==> flow/design.v <==
module counter(curr, clk);
	output logic [15:0] curr;
	input logic clk;
	always_ff @(posedge clk) begin
		if(curr < 48001)
			curr <= curr + 1;
		else begin 
			curr <= 0;
		end 
	end
endmodule 
# Reports on counter
# Tool output for the design above, in the order of the flow.
# Line numbers count from 1 in the design file above.
# Library cell names are shortened.
# A cell with n/a has no value.
# inputs
top_module,counter
clock,clk
library,sky130hd
lib_corner,tt_025C_1v80

# Word level
# Source: Yosys, flattened and elaborated, memories not mapped. Widths are those after wreduce; folded enables and synchronous resets count as part of the registers. Registers that Yosys merges into a memory's read port (data or address) are not register bits. Print and check cells do not count. Equal cells are merged and count once.
# bits
ff_bits,16
input_bits,1
output_inout_bits,16
wordCells,3
# op_classes
n_addsub,1
cmp,1
# ops
cell,count
16-bit by 1-bit adder with 16-bit output with constant B,1
16-bit < comparator with constant B,1

# Logic depth
# Depth = most cells in a row (Yosys ltp): at word level without a register or memory, in the mapped netlist without a sequential cell, where the memories' decode and read muxes count.
# depth
depth_word,1
abc_area,0
ltp_mapped,7

# Mapped cells and area
# Source: synth_stat.txt of the flow (Yosys; design flattened, memories mapped). It holds for the ABC_AREA given above (unset counts as 0); a run with the other value may have another netlist.
# Totals and module areas in this step are rounded.
# mapped
mapped_cells,82
yosys_area_mm2,0.00073
seqArea_mm2,0.00032
ffs,16
buf_cells,1
# by_type
cell,count
dfxtp_1,16
xnor2_1,10
nor2_1,17
nand3_1,6
xor2_1,3
ha_1,2
nor4_1,4
and3_1,3
inv_1,5
nand2_1,4
nor3_1,3
nand4_1,2
o31ai_2,1
buf_6,1
a41o_1,1
nor3_2,1
or4b_1,1
nand4b_1,1
a31oi_1,1

# Timing after synthesis
# Source: OpenSTA report_checks on the synthesized netlist (no wires, ideal clock, input and output delay 20% of the period each), path of least setup slack; recovery checks are left aside. Register names are those of the netlist, which keeps one name where synthesis merged equal registers.
# synth_timing
path_kind,flip-flop to flip-flop
startpoint,register curr[0]
endpoint,register curr[0]
period_ns,2.75
setup_time_ns,0.124
t_first_pin_ns,0.000
t_arrival_ns,1.550
t_required_ns,2.626
setup_slack_ns,1.075
delay_ns,1.674
stages,8
period_less_setup_slack_ns,1.675
# "delay_ns" = arrival - input delay + setup time.
# "stages": output pins that drive a net of the path, with the launching flip-flop's if there is one; two outputs of one cell count as two.
# "period_less_setup_slack_ns" is the clock period less the worst setup slack; recovery checks do not enter. This is arithmetic on one report: input and output delays are still those of the set period (20% each).
# Between the ends stands the longest chain of elaborated cells between them, by number of cells; it is not shown to be the way that was timed. Of several equally long chains one is given.
# Each line given opens the expression or statement behind the cell; cells for indexed reads and writes are added by Yosys, which also makes memories of some case tables.
# synth_via
cell_sequence,dfxtp_1 > inv_1 > ha_1 > or4b_1 > nor3_2 > o31ai_2 > buf_6 > nor2_1
elab_chain_cells,1
# synth_lines
element,line_no,source
"start, declared",2,output logic [15:0] curr;
"start, assigned",6,curr <= curr + 1;
"start, assigned",8,curr <= 0;
16-bit by 1-bit adder with 16-bit output,6,
"end, assigned",6,
"end, assigned",8,
"end, declared",2,

# Worst path after layout
# Path of least setup slack in the final report of stored run 1 (OpenROAD, finished layout, wires in). Where an end is a register, its clock arrival counts in the times.
# layout_timing
path_kind,flip-flop to flip-flop
startpoint,register curr[0]
endpoint,register curr[15]
period_ns,1.31
setup_time_ns,0.06
t_first_pin_ns,0.30
t_arrival_ns,1.97
t_required_ns,1.55
setup_slack_ns,-0.42
stages,9
# Between the ends stands the longest chain of elaborated cells between them, by number of cells; it is not shown to be the way that was timed. Of several equally long chains one is given.
# layout_via
cell_sequence,dfxtp_4 > buf_4 > buf_6 > buf_6 > nand3_1 > nor4_1 > buf_4 > a31oi_1 > nor2_4
elab_chain_cells,1
# layout_lines
element,line_no,source
"start, declared",2,output logic [15:0] curr;
"start, assigned",6,curr <= curr + 1;
"start, assigned",8,curr <= 0;
16-bit by 1-bit adder with 16-bit output,6,
"end, assigned",6,
"end, assigned",8,
"end, declared",2,

Memo
Re: implementation data of counter

Measured data: module counter, platform sky130hd, 2 stored runs of the flow under differing settings, order arbitrary. Input and output delays are each 20% of the period that was set; the output load is 0.01 pF.
"timing.achieved_period_ns" means the clock period less the worst setup slack. The figure is calculated, with input and output delays left at 20% of the set period.
By "worst_path_allowed_less_slack_ns" is meant the share of the clock period that the worst setup path is allowed (20% is reserved at inputs, 20% at outputs), minus its slack. Clock arrival times at its registers enter into it.
By "totalPower_uw" is meant OpenSTA's value without simulated activity: inputs other than the clock are taken to toggle once in ten clock periods, and the tool carries that through the logic.
The measured numbers are rounded.

Stored run 1, flow files:
==> flow/run.sh <==
#!/bin/bash
# the make line also repeats the synthesis and layout settings of config.mk as NAME=value (left out here)
make -C /OpenROAD-flow-scripts/flow DESIGN_CONFIG=/design/flow/config.mk WORK_HOME=/design/flow/orfs CLKGATE_MAP_FILE= finish
==> flow/config.mk <==
export PLATFORM = sky130hd
export DESIGN_NAME = counter
export DESIGN_NICKNAME = counter
export VERILOG_FILES = /design/flow/design.v
export SDC_FILE = /design/flow/constraint.sdc
export NUM_CORES = 4
export LEC_CHECK = 0
export CAP_MARGIN = 20
export CORE_MARGIN = 2
export CORE_UTILIZATION = 44
export CTS_CLUSTER_SIZE = 86
export PLACE_DENSITY = 0.57
export SETUP_SLACK_MARGIN = 0.39
export SLEW_MARGIN = 20
==> flow/constraint.sdc <==
create_clock -name core_clock -period 1.31 [get_ports {clk}]
set_input_delay 0.2620 -clock core_clock [delete_from_list [all_inputs] [get_ports {clk}]]
set_output_delay 0.2620 -clock core_clock [all_outputs]
set_load 0.01 [all_outputs]

==> results of stored run 1, as CSV <==
result,value
ys_area_mm2,0.00073
die_mm2,0.002
stdcell_area_mm2,0.0015
finalUtil_frac,0.97
ws_setup_ns,-0.42
timing.setup.tns_ns,-5.6
ws_hold_ns,0.60
totalPower_uw,830
timing.achieved_period_ns,1.732
worst_path_allowed_less_slack_ns,1.73
worst_path_kind,"flip-flop to flip-flop"

Stored run 2, flow files:
==> flow/run.sh <==
#!/bin/bash
# the make line also repeats the synthesis and layout settings of config.mk as NAME=value (left out here)
make -C /OpenROAD-flow-scripts/flow DESIGN_CONFIG=/design/flow/config.mk WORK_HOME=/design/flow/orfs CLKGATE_MAP_FILE= finish
==> flow/config.mk <==
export PLATFORM = sky130hd
export DESIGN_NAME = counter
export DESIGN_NICKNAME = counter
export VERILOG_FILES = /design/flow/design.v
export SDC_FILE = /design/flow/constraint.sdc
export NUM_CORES = 4
export LEC_CHECK = 0
export ABC_AREA = 0
export CAP_MARGIN = 20
export CELL_PAD_IN_SITES_GLOBAL_PLACEMENT = 0
export CORE_ASPECT_RATIO = 0.53
export CORE_MARGIN = 2
export CORE_UTILIZATION = 17
export CTS_CLUSTER_SIZE = 49
export GPL_TIMING_DRIVEN = 1
export PLACE_DENSITY_LB_ADDON = 0.01
export SETUP_SLACK_MARGIN = 0.23
export SLEW_MARGIN = 20
==> flow/constraint.sdc <==
create_clock -name core_clock -period 1.07 [get_ports {clk}]
set_input_delay 0.2140 -clock core_clock [delete_from_list [all_inputs] [get_ports {clk}]]
set_output_delay 0.2140 -clock core_clock [all_outputs]
set_load 0.01 [all_outputs]

==> results of stored run 2, as CSV <==
result,value
ys_area_mm2,0.00073
die_mm2,0.0048
stdcell_area_mm2,0.0014
finalUtil_frac,0.34
ws_setup_ns,-0.50
timing.setup.tns_ns,-8.0
ws_hold_ns,0.56
totalPower_uw,1100
timing.achieved_period_ns,1.571
worst_path_allowed_less_slack_ns,1.57
worst_path_kind,"flip-flop to flip-flop"
